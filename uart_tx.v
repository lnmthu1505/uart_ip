==> flow/design.v <==
`timescale 1ns/10ps
module uart_tx (
   input wire       bclk,
   input wire       rst_n,
   input wire [7:0] tx_din,
   input wire       tx_start,
   input wire       rate_sel,
   input wire       pen,
   input wire       eps,
   input wire       stb,
   input wire [1:0] wls,
   output reg       tx_done,
   output reg       tx
);
   reg  [7:0]  tx_din_s1;
   reg  [7:0]  tx_reg;
   reg  [7:0]  tx_next;
   reg         tx_start_s1;
   reg         rate_sel_s1;
   reg         pen_s1;
   reg         eps_s1;
   reg         stb_s1;
   reg  [1:0]  wls_s1;
   reg  [2:0]  current_state;
   reg  [2:0]  next_state;
   reg  [3:0]  count;
   reg  [2:0]  bit_num;
   wire        hold_done;
   wire        bit_done;
   wire        data_frame_done;
   wire        stop_done;
   reg         tx_tmp;
   wire        tx_done_tmp;
   wire        clr_counter;
   wire [3:0]  DBIT;
   wire [3:0]  SBIT;
   wire [3:0]  HBIT;
   wire [2:0]  NBIT;
   parameter [2:0] IDLE   = 3'd0;
   parameter [2:0] HOLD   = 3'd1;
   parameter [2:0] SHIFT  = 3'd2;
   parameter [2:0] PARITY = 3'd3;
   parameter [2:0] STOP_1 = 3'd4;
   parameter [2:0] STOP_2 = 3'd5;
   always @(posedge bclk, negedge rst_n) begin
      if(!rst_n) begin
         tx_din_s1   <= 0;
         tx_start_s1 <= 0; 
         rate_sel_s1 <= 0; 
         pen_s1      <= 0; 
         eps_s1      <= 0; 
         stb_s1      <= 0; 
         wls_s1      <= 0; 
      end
      else begin
         tx_din_s1   <= tx_din;
         tx_start_s1 <= tx_start;
         rate_sel_s1 <= rate_sel;
         pen_s1      <= pen;
         eps_s1      <= eps;
         stb_s1      <= stb;
         wls_s1      <= wls;
      end
   end
   always @(posedge bclk, negedge rst_n) begin
      if (!rst_n) begin
         current_state <= IDLE;
      end
      else begin
         current_state <= next_state;
      end
   end
   always @(*) begin
      case (current_state)
         IDLE: begin
            if (tx_start_s1) begin
               next_state = HOLD;
            end
            else begin
               next_state = current_state;
            end
         end
         HOLD: begin
            if (hold_done) begin
               next_state = SHIFT;
            end
            else begin
               next_state = current_state;
            end
         end
         SHIFT: begin
            case ({data_frame_done,pen_s1})
               2'b11: begin
                  next_state = PARITY;
               end
               2'b10: begin
                  next_state = STOP_1;
               end
               default: next_state = current_state;
            endcase
         end
         PARITY: begin
            if (bit_done) begin
               next_state = STOP_1;
            end
            else begin
               next_state = current_state;
            end
         end
         STOP_1: begin
            case ({stop_done,stb_s1})
               2'b11: begin
                  next_state = STOP_2;
               end
               2'b10: begin
                  next_state = IDLE;
               end
               default: next_state = current_state;
            endcase
         end
         STOP_2: begin
            if (stop_done) begin
               next_state = IDLE;
            end
            else begin
               next_state = current_state;
            end
         end
         default: next_state = current_state;
      endcase
   end
   always @(*) begin
      case (current_state)
         IDLE: begin
            tx_tmp = 1'b1;
         end
         HOLD: begin
            tx_tmp = 1'b0;
         end
         SHIFT: begin
            tx_tmp = tx_reg[0];
         end
         PARITY: begin
            tx_tmp = ~(^(tx_din_s1) ^ eps_s1);
         end
         STOP_1: begin
            tx_tmp = 1'b1;
         end
         STOP_2: begin
            tx_tmp = 1'b1;
         end
         default: tx_tmp = 1'b1;
      endcase
   end
   assign {DBIT,SBIT,HBIT} = (!rate_sel_s1)? {4'd15,4'd15,4'd15} : {4'd12,4'd12,4'd12};
   always @(posedge bclk, negedge rst_n) begin
      if (!rst_n) begin
         tx_reg <= 8'b0;
      end
      else begin
         tx_reg <= tx_next;
      end
   end
   always @(*) begin
      case (current_state)
         HOLD: begin
            if (tx_start_s1) begin
               tx_next = tx_din_s1;
            end
            else begin
               tx_next = tx_reg;
            end
         end
         SHIFT: begin
            if (bit_done) begin
               tx_next = {1'b0,tx_reg[7:1]};
            end
            else begin
               tx_next = tx_reg;
            end
         end
         default: tx_next = tx_reg;
      endcase
   end
   assign {DBIT,SBIT,HBIT} = (!rate_sel_s1)? {4'd15,4'd15,4'd15} : {4'd12,4'd12,4'd12};
   always @(posedge bclk, negedge rst_n) begin
      if (!rst_n) begin
         count <= 4'd0;
      end
      else begin
         if (clr_counter || current_state == IDLE) begin
            count <= 4'd0;
         end
         else begin
            count <= count + 4'd1;
         end
      end
   end
   assign bit_done    = (current_state == SHIFT  || current_state == PARITY) & (count == DBIT);
   assign stop_done   = (current_state == STOP_1 || current_state == STOP_2) & (count == SBIT);
   assign hold_done   = (current_state == HOLD)  &  (count == HBIT);
   assign clr_counter = bit_done | stop_done | hold_done;
   assign NBIT = (wls_s1 == 2'b00)? 3'd4 : (wls_s1 == 2'b01)? 3'd5 : 
                          (wls_s1 == 2'b10)? 3'd6 : (wls_s1 == 2'b11)? 3'd7 : 3'd7;
   always @(posedge bclk, negedge rst_n) begin
      if (!rst_n) begin
         bit_num <= 0;
      end
      else begin
         if (data_frame_done) begin
            bit_num <= 0;
         end
         else begin
            if (bit_done && current_state != PARITY) begin
               bit_num <= bit_num + 3'd1;
            end
         end
      end
   end
   assign data_frame_done = (bit_num == NBIT) & bit_done;
   assign tx_done_tmp = ((!stb_s1 & (current_state == STOP_1)) | (stb_s1 & (current_state == STOP_2))) & (count == SBIT);
   always @(posedge bclk, negedge rst_n) begin
      if (!rst_n) begin
         tx      <= 1'b1;
         tx_done <= 1'b0;
      end
      else begin
         tx      <= tx_tmp;
         tx_done <= tx_done_tmp;
      end
   end
endmodule
Step by step through the tools: uart_tx
Tool output for the design above, in the order of the flow.
Lines are those of the file above, counted from 1.
Operators carry their Yosys type and port widths (W data, S select, Z words).
Library cell names are shortened.
{ "design": {"top": "uart_tx", "clk_port": "bclk", "lib": "sky130hd", "pvt_corner": "tt_025C_1v80"} }

Word level
Source: Yosys, flattened and elaborated, memories not mapped. Widths are those after wreduce. Registers that Yosys merges into a memory's read port (data or address) are not register bits. Print and check cells do not count. Equal cells are merged and count once.
{ "bits": {"ff_bits": 35, "wordCells": 82} }
{ "op_classes": {"n_addsub": 2, "eq_ne": 24, "muxes": 18, "n_logic": 12, "reduce_and_logical": 13} }
{ "ops": {"columns": ["op", "n"], "rows": [
  ["$pmux W3 S6", 1],
  ["$mux W3", 6],
  ["$pmux W8 S2", 1],
  ["$mux W8", 2],
  ["$ne A2 B2 Y1 const B", 6],
  ["$eq A4 B4 Y1", 3],
  ["$pmux W3 S2", 2],
  ["$eq A2 B2 Y1 const B", 5],
  ["$mux W10", 1],
  ["$reduce_xor A8 Y1", 1],
  ["$and A1 B1 Y1", 7],
  ["$reduce_and A7 Y1", 1],
  ["$eq A3 B2 Y1 const B", 2],
  ["$eq A3 B3 Y1 const B", 2],
  ["$ne A3 B3 Y1 const B", 2],
  ["$reduce_bool A6 Y1", 1],
  ["$reduce_bool A2 Y1", 2],
  ["$add A4 B1 Y4 const B", 1],
  ["$mux W4", 1],
  ["$mux W2", 2],
  ["$or A1 B1 Y1", 3],
  ["$logic_or A1 B1 Y1", 3],
  ["$add A3 B1 Y3 const B", 1],
  ["$eq A3 B1 Y1 const B", 1],
  ["$ne A3 B2 Y1 const B", 1],
  ["$eq A3 B3 Y1", 1],
  ["$logic_not A3 Y1", 1],
  ["$reduce_and A3 Y1", 1]
]} }
Not listed: further kinds 8, cells in them 8.

Longest topological paths
Yosys ltp: most cells in a row. Word level: on the elaborated netlist, between registers, memories and ports. Mapped: between sequential cells and ports; inverters and the memories' decode and read muxes count.
{ "logic_depth": {"ltp_word": 9, "abc_area": 0, "mapped_depth": 6} }

Netlist
Source: synth_stat.txt of the flow (Yosys; design flattened, memories mapped). It holds for the ABC_AREA given above (unset counts as 0); a run with the other value may have another netlist.
{ "mapped": {"stdcells": 129, "synth_area_um2": 1551.5, "seqArea_um2": 953.4, "flip_flops": 38, "buf_cells": 5} }
{ "by_type": {"columns": ["cell", "n", "type_area_um2"], "rows": [
  ["dfrtp_1", 36, 900.864],
  ["o22ai_1", 14, 87.584],
  ["xnor2_1", 7, 61.309],
  ["dfstp_2", 2, 52.55],
  ["a21oi_1", 10, 50.048],
  ["o21ai_0", 6, 30.029],
  ["nor2_1", 7, 26.275],
  ["xor2_1", 3, 26.275],
  ["ha_1", 2, 25.024],
  ["nand3_1", 5, 25.024],
  ["mux2_2", 2, 22.522],
  ["nand2_1", 6, 22.522],
  ["xnor3_1", 1, 22.522],
  ["a22o_1", 2, 17.517],
  ["buf_2", 3, 15.014],
  ["or4_1", 2, 15.014],
  ["nor2b_1", 2, 12.512],
  ["nor3b_2", 1, 12.512]
]} }
Not listed: further types 14, cells in them 18.

Path before layout
OpenSTA on the mapped netlist: ideal clock, no wires. The path of least setup slack (recovery checks aside). Input and output delay are each 20% of the period. Register names are those of the netlist, which keeps one name where synthesis merged equal registers.
{ "synth_path": {"kind": "flip-flop to flip-flop", "start": "register count[0]", "end": "register bit_num[0]", "tclk_ns": 1.81, "setup_time_ns": 0.125, "t_first_pin_ns": 0.000, "arrival_time_ns": 1.403, "required_time_ns": 1.685, "slack_ns": 0.282, "path_delay_ns": 1.528, "path_stages": 6, "n_path_buf": 1, "synth_period_reached_ns": 1.528} }
"path_delay_ns" is the arrival time less input delay plus setup time.
"path_stages" counts driving pins, that of a launching flip-flop among them; a cell with two outputs on the path counts twice.
"synth_period_reached_ns" is the clock period less the worst setup slack; recovery checks do not enter. This is arithmetic on one report: input and output delays are still those of the set period (20% each).
Between the ends stands the longest chain of elaborated cells between them, by number of cells; it is not shown to be the way that was timed. Of several equally long chains one is given.
A line is the first line of the expression or statement that the cell stems from. Yosys adds cells for indexed reads and writes and turns some case tables into memories.
At most two assigning lines are given for a register; there are more.
{ "synth_via": {"path_cell_list": "dfrtp_1 nor3b_2 o211ai_1 buf_2 a211o_1 mux2_2", "elab_chain_len": 5} }
{ "synth_lines": {"columns": ["item", "line", "source"], "rows": [
  ["from (decl)", 26, "reg  [3:0]  count;"],
  ["from (assign)", 188, "count <= 4'd0;"],
  ["from (assign)", 195, "count <= count + 4'd1;"],
  ["$eq A4 B4 Y1", 199, "assign bit_done    = (current_state == SHIFT  || current_state == PARITY) & (count == DBIT);"],
  ["$and A1 B1 Y1", 199, null],
  ["$logic_and A1 B1 Y1", 214, "if (bit_done && current_state != PARITY) begin"],
  ["$mux W3", 214, null],
  ["$mux W3", 210, "if (data_frame_done) begin"],
  ["to (assign)", 211, "bit_num <= 0;"],
  ["to (assign)", 215, "bit_num <= bit_num + 3'd1;"],
  ["to (decl)", 27, "reg  [2:0]  bit_num;"]
]} }

Timing after layout
Path of least setup slack in the final report of entry B (OpenROAD, finished layout, wires in). Where an end is a register, its clock arrival counts in the times.
{ "layout_path": {"kind": "flip-flop to flip-flop", "start": "register count[0]", "end": "register bit_num[0]", "tclk_ns": 2.78, "setup_time_ns": 0.11, "t_first_pin_ns": 0.29, "arrival_time_ns": 2.10, "required_time_ns": 2.96, "slack_ns": 0.86, "path_stages": 5, "n_path_buf": 0} }
Between the ends stands the longest chain of elaborated cells between them, by number of cells; it is not shown to be the way that was timed. Of several equally long chains one is given.
At most two assigning lines are given for a register; there are more.
{ "layout_via": {"path_cell_list": "dfrtp_1 and3b_1 o211ai_1 nor4_2 mux2_2", "elab_chain_len": 5} }
{ "layout_lines": {"columns": ["item", "line", "source"], "rows": [
  ["from (decl)", 26, "reg  [3:0]  count;"],
  ["from (assign)", 188, "count <= 4'd0;"],
  ["from (assign)", 195, "count <= count + 4'd1;"],
  ["$eq A4 B4 Y1", 199, "assign bit_done    = (current_state == SHIFT  || current_state == PARITY) & (count == DBIT);"],
  ["$and A1 B1 Y1", 199, null],
  ["$logic_and A1 B1 Y1", 214, "if (bit_done && current_state != PARITY) begin"],
  ["$mux W3", 214, null],
  ["$mux W3", 210, "if (data_frame_done) begin"],
  ["to (assign)", 211, "bit_num <= 0;"],
  ["to (assign)", 215, "bit_num <= bit_num + 3'd1;"],
  ["to (decl)", 27, "reg  [2:0]  bit_num;"]
]} }

FLOW RESULTS
============

uart_tx through Yosys and OpenROAD on sky130hd: 2 stored runs, unordered, with their settings and measured results. The constraints put input and output delay at 20% of the set period each and load the outputs with 0.01 pF.
"achieved_period_ns": clock period set for the run, less the worst setup slack. It is reckoned from that one timing run; input and output delays stay at 20% of the period that was set.
"timing.worst_path_ns" means the part of the period allowed to the worst setup path (the constraints hold back 20% at inputs and 20% at outputs) less its slack; where the path has registers, the arrival times of their clocks count too.
By "power_mw" is meant OpenSTA's value without simulated activity: inputs other than the clock are taken to toggle once in ten clock periods, and the tool carries that through the logic.
[
  {
    "run": "entry A",
    "settings": { "period_ns": 2.14, "CORE_UTILIZATION": 56, "PLACE_DENSITY_LB_ADDON": 0.15, "CORE_MARGIN": 8, "CELL_PAD_IN_SITES_GLOBAL_PLACEMENT": 2, "CELL_PAD_IN_SITES_DETAIL_PLACEMENT": 1, "TNS_END_PERCENT": 85, "ABC_AREA": 0, "GPL_TIMING_DRIVEN": 1, "GPL_ROUTABILITY_DRIVEN": 1, "CTS_CLUSTER_DIAMETER": 205, "CAP_MARGIN": 40, "SLEW_MARGIN": 5 },
    "outcome": "no final report: placement broke off with FLW-0024"
  },
  {
    "run": "entry B",
    "settings": { "period_ns": 2.78, "CORE_UTILIZATION": 32, "PLACE_DENSITY_LB_ADDON": 0.06, "CORE_MARGIN": 2, "TNS_END_PERCENT": 95, "ABC_AREA": 0, "GPL_ROUTABILITY_DRIVEN": 0, "CTS_CLUSTER_SIZE": 39, "CTS_CLUSTER_DIAMETER": 189, "MAX_ROUTING_LAYER": "met5", "CAP_MARGIN": 20, "SLEW_MARGIN": 20 },
    "results": { "achieved_period_ns": 1.921, "finalCellArea_um2": 1880.5, "final_util_pct": 40.1, "post_synth_area_um2": 1551.5, "final_setup_ws_ns": 0.859, "power_mw": 1.854, "design_die_area_um2": 5421.4, "tns_setup_ns": 0.000, "timing.worst_path_ns": 1.92, "worst_setup_path_type": "flip-flop to flip-flop" }
  }
]
