==> flow/design.v <==
`timescale 1ns/10ps
module UART_Rx (input wire        BCLK,
                input wire        rst_n,
                input wire        EPS,
                input wire        PEN,
                input wire        STB,
                input wire  [1:0] WLS,
                input wire        OSM_SEL,
                input wire        UART_RXD,
                output reg        DATA_VALID,
                output reg  [7:0] DATA_RX);
reg       eps;
reg       pen;
reg [1:0] stb;
reg [2:0] wls;
reg [3:0] osm_sel;
reg [2:0] half_osm_sel;
reg       reg_uart_rxd;
reg       reg_data_valid;
parameter [4:0] IDLE   = 5'b00001;
parameter [4:0] START  = 5'b00010;
parameter [4:0] DATA   = 5'b00100;
parameter [4:0] STOP   = 5'b01000;
parameter [4:0] PARITY = 5'b10000;
reg [3:0] cnt;
reg [2:0] width_data;
reg [1:0] width_stop;
reg       parity_check;
reg [7:0] reg_out;
reg [4:0] present_state;
reg [3:0] next_cnt;
reg [2:0] next_width_data;
reg [1:0] next_width_stop;
reg       next_parity_check;
reg [7:0] next_reg_out;
reg       parity;
reg [4:0] next_state;
always@(posedge BCLK or negedge rst_n) begin
   if (!rst_n) begin
      reg_uart_rxd <= 1'b1;
   end else begin
      reg_uart_rxd <= UART_RXD;
   end
end
always@(posedge BCLK or negedge rst_n) begin
   if (!rst_n) begin
      DATA_RX <= 8'h00;
   end else begin
      DATA_RX <= reg_out;
   end
end
always@(posedge BCLK or negedge rst_n) begin
   if (!rst_n) begin
      DATA_VALID <= 1'b0;
   end else begin
      DATA_VALID <= reg_data_valid;
   end 
end
always@(posedge BCLK or negedge rst_n) begin
   if(!rst_n) begin
      osm_sel <= 4'd000;
      half_osm_sel <= 3'd00;
   end else begin
      if (OSM_SEL) begin
         osm_sel      <= 4'd12;
         half_osm_sel <= 3'd5;
      end else begin
         osm_sel      <= 4'd15;
         half_osm_sel <= 3'd7; 
      end
   end
end
always@(posedge BCLK or negedge rst_n) begin
   if (!rst_n) begin
      eps <= 0;
   end else begin
      if (EPS) begin
         eps <= 1;  
      end else begin
         eps <= 0;  
      end
   end
end
always@(posedge BCLK or negedge rst_n) begin
   if (!rst_n) begin
      pen <= 0;
   end else begin
      if (PEN) begin
         pen <= 1;  
      end else begin
         pen <= 0;  
      end
   end
end
always@(posedge BCLK or negedge rst_n) begin
   if (!rst_n) begin
      stb <= 2'b00;
   end else begin
      if (STB) begin
        stb <= 2'b01;  
      end else begin
        stb <= 2'b00;  
      end
   end
end
always@(posedge BCLK or negedge rst_n) begin
   if (!rst_n) begin
      wls <= 3'b000;
   end else begin
      case (WLS)
         2'b00: begin
                   wls <= 3'b100;  
                end
         2'b01: begin
                   wls <= 3'b101;  
                end
         2'b10: begin
                   wls <= 3'b110;  
                end
         2'b11: begin
                   wls <= 3'b111;  
                end
      endcase
   end
end
always@(posedge BCLK or negedge rst_n) begin
   if (!rst_n) begin
      present_state <= IDLE;
      cnt           <= 4'b0000;
      width_data    <= 3'b000;
      width_stop    <= 2'b00;
      parity_check  <= 1'b0;
      reg_out       <= 8'h00;
   end else begin
      present_state <= next_state;
      cnt           <= next_cnt;
      width_data    <= next_width_data;
      width_stop    <= next_width_stop;
      parity_check  <= next_parity_check;
      reg_out       <= next_reg_out;
   end
end
always@(*) begin
   case (present_state)
      IDLE: begin
               next_width_stop   = 2'b00;
               next_parity_check = 1'b0;
               next_width_data   = 3'b000;
               parity            = 1'b0;
               if (reg_uart_rxd == 1) begin
                  next_state     = IDLE;
                  reg_data_valid = 1'b0;
                  next_reg_out   = 8'h00;
                  next_cnt       = cnt;
               end else begin
                  next_state     = START;
                  reg_data_valid = 1'b0;
                  next_reg_out   = 8'h00;
                  next_cnt       = 4'b0000;
               end
            end
     START: begin
               next_width_data     = 3'b000;
               next_width_stop     = 2'b00;
               next_reg_out        = 8'h00;
               next_parity_check   = 1'b0;
               parity              = 1'b0;
               reg_data_valid      = 1'b0;
               if (cnt == half_osm_sel) begin
                  next_cnt         = 4'b0000;
                  next_state       = DATA;
               end else begin
                  next_cnt = cnt + 1;  
                  if (reg_uart_rxd == 0) begin  
                     next_state    = START;
                  end else begin
                     next_state    = IDLE;
                  end
               end
            end
      DATA: begin
               parity                = 1'b0;
               reg_data_valid        = 1'b0;
               next_width_stop       = 2'b00;
               if (cnt == osm_sel) begin
                  next_cnt           = 4'b0000;
                  next_reg_out       = {reg_uart_rxd, reg_out[7:1]}; 
                  next_parity_check  = parity_check ^ reg_uart_rxd;
                  if (width_data == wls) begin
                     next_width_data = 3'b000;
                     if (pen == 1) begin
                        next_state   = PARITY;
                     end else begin
                        next_state   = STOP;
                     end
                  end else begin
                     next_width_data = width_data + 1;
                     next_state      = DATA;
                  end
               end else begin
                  next_cnt           = cnt + 1;
                  next_state         = DATA;
                  next_parity_check  = parity_check;
                  next_width_data    = width_data;
                  next_reg_out       = reg_out;
               end
            end
    PARITY: begin
               reg_data_valid        = 1'b0;
               next_reg_out          = reg_out;
               next_width_stop       = 2'b00;
               next_width_data       = 3'b000;
               if (cnt == osm_sel) begin
                  next_cnt           = 4'b0000;
                  parity             = reg_uart_rxd;
                  case({eps, parity, parity_check})
                     3'b000: begin
                                next_state = IDLE;
                                next_parity_check = 0;
                             end
                     3'b001: begin
                                next_state = STOP;
                                next_parity_check = 0;
                             end
                     3'b010: begin
                                next_state = STOP;
                                next_parity_check = 0;
                             end
                     3'b011: begin
                                next_state = IDLE;
                                next_parity_check = 0;
                             end
                     3'b100: begin
                                next_state = STOP;
                                next_parity_check = 0;
                             end
                     3'b101: begin
                                next_state = IDLE;
                                next_parity_check = 0;
                             end
                     3'b110: begin
                                next_state = IDLE;
                                next_parity_check = 0;
                             end
                     3'b111: begin
                                next_state = STOP;
                                next_parity_check = 0;
                             end
                  endcase
               end else begin
                  next_state         = PARITY;
                  next_cnt           = cnt + 1;
                  next_parity_check  = parity_check;
                  parity             = parity;
               end
            end
      STOP: begin
               next_reg_out          = reg_out;
               parity                = 1'b0;
               next_width_data       = 3'b000;
               next_parity_check     = parity_check;
               if (cnt == osm_sel) begin
                  if (reg_uart_rxd == 1) begin
                     if (width_stop == stb) begin
                        reg_data_valid           = 1'b1;
                        next_state      = IDLE;
                        next_width_stop = 2'b00;
                        next_cnt        = 4'b0000;
                     end else begin
                        reg_data_valid  = 1'b0;
                        next_width_stop = width_stop + 1;
                        next_state      = STOP;
                        next_cnt        = 4'b0000;
                     end
                  end else begin
                     reg_data_valid     = 1'b0;
                     next_state         = IDLE;
                     next_width_stop    = 2'b00;
                     next_cnt           = 4'b0000;
                  end
               end else begin
                  next_cnt           = cnt + 1;
                  reg_data_valid     = 1'b0;
                  next_width_stop    = width_stop;
                  next_state         = STOP;
               end
            end
   default: begin
                  next_state        = IDLE;
                  next_cnt          = 4'b1111;
                  next_width_data   = 3'b111;
                  next_width_stop   = 2'b11;
                  next_parity_check = 1'b1;
                  next_reg_out      = 8'hFF;
                  reg_data_valid    = 1'b0;
                  parity            = 1'b0;
            end
   endcase
end
endmodule
From RTL to reports: UART_Rx

What the tools print for UART_Rx, step after step.
Lines are those of the file above, counted from 1.
Operators: Yosys type, input widths -> output width; for muxes data width and select width s.
A cell with n/a has no value.

Design top: UART_Rx
Clock input: BCLK
Library: sky130hd
Timing corner: tt_025C_1v80

Word level

Source: Yosys, flattened and elaborated, memories not mapped. Widths are those after wreduce. Registers that Yosys merges into a memory's read port (data or address) are not register bits. Print and check cells do not count. Equal cells are merged and count once.
Yosys's memory passes give these memory sizes; they may raise the number of words (mostly to a power of two), join words into wider ones and drop unused or constant bits.

Register bits after elaboration: 45
Bits in latches: 0
Memory bits (writable): 0
ROM bits: 16
Clocked read ports x word width: 0
Memories: 1
Bits of input ports: 9
Output and inout port bits: 9
Cells after elaboration: 82

Memory list:

| memory           | words | bits a word | rd ports | wr ports | RTL line | source |
| (name not given) | 8     | 2           | 1        | 0        | 216      | `case({eps, parity, parity_check})` |

Add/sub/neg operators: 3
Multipliers: 0
Divide/modulo/power cells: 0
Magnitude comparators: 0
Eq/ne operators: 16
Shift-type cells: 0
Muxes and demuxes: 36
Bitwise operators: 3
Reductions and logical operators: 8

Operators with widths:

| cell                | number |
| $pmux 5 s5          | 1 |
| $pmux 8 s3          | 1 |
| $mux 4              | 6 |
| $mux 5              | 4 |
| $pmux 4 s3          | 1 |
| $pmux 3 s4          | 1 |
| $mux 2              | 6 |
| $mux 3              | 3 |
| $mux 1              | 9 |
| $ne 2x2->1 const B  | 4 |
| $reduce_or 4->1     | 2 |
| $mux 8              | 1 |
| $pmux 3 s2          | 1 |
| $eq 5x1->1 const B  | 1 |
| $eq 5x2->1 const B  | 1 |
| $eq 5x3->1 const B  | 1 |
| $eq 5x4->1 const B  | 1 |
| $eq 5x5->1 const B  | 1 |
| $eq 2x2->1 const B  | 2 |
| $reduce_or 2->1     | 2 |
| $add 4x1->4 const B | 1 |
| $eq 4x3->1          | 1 |
| $eq 4x4->1          | 1 |
| $pmux 2 s2          | 1 |
| $pmux 1 s4          | 1 |
| $add 3x1->3 const B | 1 |
| $eq 3x3->1          | 1 |
| $reduce_and 3->1    | 1 |

Not listed: further kinds 8, cells in them 9.

Longest topological paths

Longest topological path by Yosys (ltp), each cell counted once; first at word level (registers and memories cut), then after technology mapping (sequential cells cut; the memories' decode and read muxes count).

Depth after elaboration: 5
ABC_AREA: 0
Gate-level depth with buffers: 8
Mapped depth without buffers: 5

Mapped cells and area

The flow's flattened synthesis, as Yosys stat reports it; memories are mapped. The netlist is that of the ABC_AREA named above (0 if unset); the other value can give another one.
Totals and module areas in this step are rounded.

Cells by type:

| cell type                 | number | area in all (sq um) |
| sky130_fd_sc_hd__dfrtp_1  | 38     | 950.912 |
| sky130_fd_sc_hd__a21oi_1  | 26     | 130.125 |
| sky130_fd_sc_hd__nor2_1   | 18     | 67.565 |
| sky130_fd_sc_hd__xor2_1   | 7      | 61.309 |
| sky130_fd_sc_hd__nand2_1  | 15     | 56.304 |
| sky130_fd_sc_hd__dfstp_2  | 2      | 52.55 |
| sky130_fd_sc_hd__nor3_1   | 10     | 50.048 |
| sky130_fd_sc_hd__o21ai_0  | 9      | 45.043 |
| sky130_fd_sc_hd__buf_6    | 3      | 33.782 |
| sky130_fd_sc_hd__and3_1   | 5      | 31.28 |
| sky130_fd_sc_hd__nand3_1  | 6      | 30.029 |
| sky130_fd_sc_hd__nor3b_1  | 4      | 30.029 |
| sky130_fd_sc_hd__o22a_1   | 3      | 26.275 |
| sky130_fd_sc_hd__ha_1     | 2      | 25.024 |
| sky130_fd_sc_hd__nand2b_1 | 4      | 25.024 |
| sky130_fd_sc_hd__clkbuf_1 | 6      | 22.522 |
| sky130_fd_sc_hd__a221o_1  | 2      | 20.019 |
| sky130_fd_sc_hd__o22ai_1  | 3      | 18.768 |

Not listed: further types 25, cells in them 31.

Standard cells after synthesis: 194
Mapped area: 1,900 sq um
Area of sequential cells: 1,000 sq um
Mapped flip-flops: 40
Buffer cells: 13

Path before layout

Source: OpenSTA report_checks on the synthesized netlist (no wires, ideal clock, input and output delay 20% of the period each), path of least setup slack; recovery checks are left aside. Register names are those of the netlist, which keeps one name where synthesis merged equal registers.

Path type: register -> register
From: register present_state[1]
To: register width_data[2]
Period: 2.68 ns
Setup time: 0.121 ns
Time at the first pin: 0.000 ns
Arrival: 1.795 ns
Data required time: 2.559 ns
Slack: 0.764 ns
Path delay: 1.916 ns
Stages: 9
Buffers on the path: 3
Synthesis period reached: 1.916 ns

"path delay" is the arrival time less input delay plus setup time.
"stages" counts driving pins, that of a launching flip-flop among them; a cell with two outputs on the path counts twice.
"synthesis period reached" = period - worst setup slack (recovery checks aside). The figure is calculated, with input and output delays left at 20% of the set period.
Between the ends stands the longest chain of elaborated cells between them, by number of cells; it is not shown to be the way that was timed. Of several equally long chains one is given.
Each line given opens the expression or statement behind the cell; cells for indexed reads and writes are added by Yosys, which also makes memories of some case tables.

Cell sequence: sky130_fd_sc_hd__dfrtp_1 > sky130_fd_sc_hd__buf_4 > sky130_fd_sc_hd__or2_4 > sky130_fd_sc_hd__or3_1 > sky130_fd_sc_hd__buf_6 > sky130_fd_sc_hd__and3_4 > sky130_fd_sc_hd__buf_6 > sky130_fd_sc_hd__o21a_1 > sky130_fd_sc_hd__o22a_1
Cells in the longest elaborated chain: 3
Elaborated cells between the ends (all ways): 8
Source lines of those cells: 1
Those cells by class: 6 x eq/ne; 1 x mux; 1 x reduce/logical

RTL lines, path after synthesis:

| item            | RTL line | source |
| from (decl)     | 30       | `reg [4:0] present_state;` |
| from (assign)   | 128      | `present_state <= IDLE;` |
| from (assign)   | 135      | `present_state <= next_state;` |
| $eq 5x4->1      | 144      | `case (present_state)` |
| $reduce_or 4->1 | n/a      |  |
| $pmux 3 s2      | 144      |  |
| to (assign)     | 130      | `width_data    <= 3'b000;` |
| to (assign)     | 137      | `width_data    <= next_width_data;` |
| to (decl)       | 26       | `reg [2:0] width_data;` |

Worst path after layout

Path of least setup slack in the final report of stored run 1 (OpenROAD, finished layout, wires in). Where an end is a register, its clock arrival counts in the times.

Path type: register -> register
From: register present_state[1]
To: register width_data[2]
Period: 1.39 ns
Setup time: 0.11 ns
Time at the first pin: 0.36 ns
Arrival: 2.00 ns
Data required time: 1.65 ns
Slack: -0.35 ns
Stages: 6
Buffers on the path: 0

Between the ends stands the longest chain of elaborated cells between them, by number of cells; it is not shown to be the way that was timed. Of several equally long chains one is given.

Cell sequence: sky130_fd_sc_hd__dfrtp_1 > sky130_fd_sc_hd__or2_4 > sky130_fd_sc_hd__or3_4 > sky130_fd_sc_hd__and3_4 > sky130_fd_sc_hd__o21a_1 > sky130_fd_sc_hd__o22a_1
Cells in the longest elaborated chain: 3
Elaborated cells between the ends (all ways): 8
Source lines of those cells: 1
Those cells by class: 6 x eq/ne; 1 x mux; 1 x reduce/logical

RTL lines, path post-layout:

| item            | RTL line | source |
| from (decl)     | 30       | `reg [4:0] present_state;` |
| from (assign)   | 128      | `present_state <= IDLE;` |
| from (assign)   | 135      | `present_state <= next_state;` |
| $eq 5x4->1      | 144      | `case (present_state)` |
| $reduce_or 4->1 | n/a      |  |
| $pmux 3 s2      | 144      |  |
| to (assign)     | 130      | `width_data    <= 3'b000;` |
| to (assign)     | 137      | `width_data    <= next_width_data;` |
| to (decl)       | 26       | `reg [2:0] width_data;` |

Hand-over note for UART_Rx

Measured results for UART_Rx: 2 stored runs of the Yosys and OpenROAD flow on sky130hd. The settings differ; the order carries no meaning. The constraints put input and output delay at 20% of the set period each and load the outputs with 0.01 pF.
"clock period achieved": clock period set for the run, less the worst setup slack. It is reckoned from that one timing run; input and output delays stay at 20% of the period that was set.
"worst setup path time": the worst setup path's part of the clock period (all of it between registers, 20% less for each end at a port) less its slack. A launch clock that arrives late makes it longer, a capture clock that arrives late makes it shorter.
"total power after layout" is the tool's figure for a default switching activity; nothing was simulated.
Measured values are rounded.
Among the settings, - means not set for that run.
Among the results, - means that no value is shown for the run.

| item                                    | stored run 1         | stored run 2 |
| period_ns                               | 1.39                 | 3.7          |
| CORE_UTILIZATION                        | 62                   | 62           |
| SETUP_SLACK_MARGIN                      | 0.13                 | -0.28        |
| PLACE_DENSITY                           | 0.83                 | -            |
| HOLD_SLACK_MARGIN                       | 0.18                 | -            |
| GPL_TIMING_DRIVEN                       | 1                    | -            |
| SLEW_MARGIN                             | 25                   | 20           |
| MIN_ROUTING_LAYER                       | met1                 | met2         |
| CAP_MARGIN                              | 20                   | 10           |
| CORE_MARGIN                             | 2                    | 7            |
| PLACE_DENSITY_LB_ADDON                  | -                    | 0.29         |
| CORE_ASPECT_RATIO                       | -                    | 1.72         |
| CELL_PAD_IN_SITES_GLOBAL_PLACEMENT      | -                    | 3            |
| TNS_END_PERCENT                         | -                    | 70           |
| ABC_AREA                                | -                    | 0            |
| CTS_CLUSTER_SIZE                        | -                    | 79           |
| CTS_CLUSTER_DIAMETER                    | -                    | 274          |
| worst setup path time (ns)              | 1.74                 | -            |
| worst setup path type                   | register -> register | -            |
| sum of negative setup slack (ns)        | -6.7                 | -            |
| die outline area (sq um)                | 3,500                | -            |
| std-cell area (final layout) (sq um)    | 2,700                | -            |
| total power after layout (mW)           | 5.5                  | -            |
| clock period achieved (ns)              | 1.743                | -            |
| final design utilization (%)            | 89                   | -            |
| worst hold slack after layout (ns)      | 0.33                 | -            |
| lowest setup slack (ns)                 | -0.35                | -            |
| Yosys chip area after synthesis (sq um) | 1,900                | -            |

Stored run 2: not finished: placement ended with error FLW-0024

End of note.
