==> flow/design.v <==
`timescale 1ns/10ps
module baud_gen #(
    parameter WIDTH = 16
) (
    input  wire             clk,
    input  wire             rst_n,
    input  wire             enable,
    input  wire             rate_sel,
    input  wire [WIDTH-1:0] dvsr,
    output wire             bclk
);
    wire  [WIDTH-1:0] nx;
    reg  [WIDTH-1:0] pr;
    wire [WIDTH-1:0] dvsr_tmp;
    always @(posedge clk, negedge rst_n) begin
       if (!rst_n) begin
           pr <= 0;
       end
       else begin
         if (enable) begin
             pr <= nx;
          end
          else begin
             pr <= 0;
          end
       end        
    end
    assign dvsr_tmp = (rate_sel)? 0 : dvsr;
    assign nx = (pr >= dvsr_tmp - 1)? 0 : pr + 1;
    assign bclk = (pr == 1);
endmodule
# Step by step through the tools: baud_gen
# What the tools print for baud_gen, step after step.
# Line numbers count from 1 in the design file above.
# Cell names lack the library's common part.
# The mark - stands for no value.
# inputs
top	baud_gen
clk_port	clk
library	sky130hd
lib_corner	tt_025C_1v80

# Word level
# Counts by Yosys on the flattened word-level netlist (proc, flatten, opt, wreduce; memories kept). Register bits leave out memories and registers merged into their read ports (data or address); mux counts leave out enables and synchronous resets folded into registers. Print and check cells are left out. Cells with the same type and inputs are merged into one.
# op_classes
eq_ne	1
n_cmp	1
addsub	2
mux	3
# op_table
cell	n
two-way mux 16 bit	3
greater-or-equal comparator 16 x 32 -> 1 bit	1
subtractor 16 x 1 -> 17 bit with constant B	1
adder 16 x 1 -> 16 bit with constant B	1
== test 16 x 1 -> 1 bit with constant B	1
# bits
input_bits	20
wordCells	8
out_inout_bits	1
register_bits	16

# Depth
# Depth = most cells in a row (Yosys ltp): at word level without a register or memory, in the mapped netlist without a sequential cell, where the memories' decode and read muxes count.
# depth
word_depth	5
ABC_AREA	0
depth_mapped	14

# Netlist
# Source: synth_stat.txt of the flow (Yosys; design flattened, memories mapped). It holds for the ABC_AREA given above (unset counts as 0); a run with the other value may have another netlist.
# The area totals of this step are shown rounded.
# mapped
yosys_area_um2	1524
cells	176
buffers	3
flip_flops	16
# by_type
cell	n	type_area_um2
dfrtp_1	16	400.384
ha_1	19	237.728
xor2_1	15	131.376
nor2_1	21	78.826
xnor2_1	8	70.067
nor2_2	10	62.56
nand2_1	15	56.304
nand3_1	7	35.034
nor3_1	7	35.034
nand4_1	5	31.28
and4_1	3	26.275
nor2b_1	4	25.024
nor4_1	4	25.024
o21ai_0	4	20.019
a32oi_1	2	17.517
nor4b_1	2	17.517
a41oi_2	1	16.266
a21o_1	2	15.014
# Not listed: further types 21, cells in them 31.

# Path before layout
# Source: OpenSTA report_checks on the synthesized netlist (no wires, ideal clock, input and output delay 20% of the period each), path of least setup slack; recovery checks are left aside. Register names are those of the netlist, which keeps one name where synthesis merged equal registers.
# synth_timing
path_kind	input to register
startpoint	in dvsr[9]
endpoint	reg pr[9]
n_path_buf	1
setup_ps	119
path_delay_ps	2698
clock_period_ps	4520
stages	12
launch_ps	904
required_ps	4401
path_slack_ps	918
arrival_ps	3483
period_less_setup_slack_ps	3602
# "path_delay_ps" = arrival - input delay + setup time.
# "stages": output pins that drive a net of the path, with the launching flip-flop's if there is one; two outputs of one cell count as two.
# "period_less_setup_slack_ps" = period - worst setup slack (recovery checks aside). The figure is calculated, with input and output delays left at 20% of the set period.
# Between the ends stands the longest chain of elaborated cells between them, by number of cells; it is not shown to be the way that was timed. Of several equally long chains one is given.
# Each line given opens the expression or statement behind the cell; cells for indexed reads and writes are added by Yosys, which also makes memories of some case tables.
# At most two assigning lines are given for a register; there are more.
# synth_via
path_cell_list	or4_4 -> o21ai_2 -> nand2_1 -> or4_1 -> a31oi_1 -> ha_1 -> nand4_1 -> nor3_1 -> nand4_1 -> a41oi_2 -> buf_6 -> nor2_2
elab_chain_cells	5
cells_between	5
lines_between	3
cone_classes	1 x add/sub; 1 x compare; 3 x mux
# synth_lines
element	line_no	text
start: declaration	9	input  wire [WIDTH-1:0] dvsr,
two-way mux 16 bit	28	assign dvsr_tmp = (rate_sel)? 0 : dvsr;
subtractor 16 x 1 -> 17 bit	29	assign nx = (pr >= dvsr_tmp - 1)? 0 : pr + 1;
greater-or-equal comparator 16 x 32 -> 1 bit	29
two-way mux 16 bit	29
two-way mux 16 bit	20	if (enable) begin
end: assignment	17	pr <= 0;
end: assignment	21	pr <= nx;
end: declaration	13	reg  [WIDTH-1:0] pr;

# Path in the finished layout
# From the final timing report of entry A: the path of least setup slack in the routed layout; clock arrival at registers is part of the times.
# The path's times are printed in steps of 10 ps; the period is the one set.
# layout_timing
path_kind	input to register
startpoint	in dvsr[7]
endpoint	reg pr[15]
launch_ps	770
path_slack_ps	190
clock_period_ps	3840
required_ps	4020
stages	13
n_path_buf	2
arrival_ps	3830
setup_ps	100
# Between the ends stands the longest chain of elaborated cells between them, by number of cells; it is not shown to be the way that was timed. Of several equally long chains one is given.
# At most two assigning lines are given for a register; there are more.
# layout_via
path_cell_list	clkdlybuf4s50_1 -> or4_4 -> o21ai_4 -> nand2_2 -> or4_4 -> a31oi_4 -> ha_4 -> nand4_1 -> nor3_4 -> o211ai_1 -> a41oi_2 -> buf_6 -> nor2_1
elab_chain_cells	5
cells_between	5
lines_between	3
cone_classes	1 x add/sub; 1 x compare; 3 x mux
# layout_lines
element	line_no	text
start: declaration	9	input  wire [WIDTH-1:0] dvsr,
two-way mux 16 bit	28	assign dvsr_tmp = (rate_sel)? 0 : dvsr;
subtractor 16 x 1 -> 17 bit	29	assign nx = (pr >= dvsr_tmp - 1)? 0 : pr + 1;
greater-or-equal comparator 16 x 32 -> 1 bit	29
two-way mux 16 bit	29
two-way mux 16 bit	20	if (enable) begin
end: assignment	17	pr <= 0;
end: assignment	21	pr <= nx;
end: declaration	13	reg  [WIDTH-1:0] pr;

# Below are 2 stored runs of the flow (Yosys, OpenROAD; platform sky130hd) on baud_gen, each with its settings and what was measured, unordered. Constraints: input delay and output delay 20% of the set period each, output load 0.01 pF.
# "achieved_clock_period_ps" is the run's clock period less its worst setup slack. It is reckoned from that one timing run; input and output delays stay at 20% of the period that was set.
# "timing.worst_path_ps" means the part of the period allowed to the worst setup path (the constraints hold back 20% at inputs and 20% at outputs) less its slack; where the path has registers, the arrival times of their clocks count too.
# "timing.worst_path_ps" is known to 10 ps.
# The results are shown rounded.
# A setting shown as n/a is not set for that run.
# Results: n/a = not shown.
run	period_ns	CORE_UTILIZATION	CAP_MARGIN	CORE_MARGIN	SLEW_MARGIN	SETUP_SLACK_MARGIN	PLACE_DENSITY	GPL_ROUTABILITY_DRIVEN	CTS_CLUSTER_SIZE	CTS_CLUSTER_DIAMETER	dieArea_um2	achieved_clock_period_ps	cell_area_final_um2	worstSetupSlack_ps	timing.worst_path_ps	worstPathKind	final_setup_tns_ps	synth_area_um2	final_hold_ws_ps
entry A	3.84	55	20	2	20	n/a	n/a	n/a	n/a	n/a	3208	3649	2021	191	2880	input to register	0	1524	577
entry B	2.12	62	20	6	20	0.33	0.56	0	13	365	n/a	n/a	n/a	n/a	n/a	n/a	n/a	n/a	n/a
# Entry B: not finished: routing ended with error GRT-0232
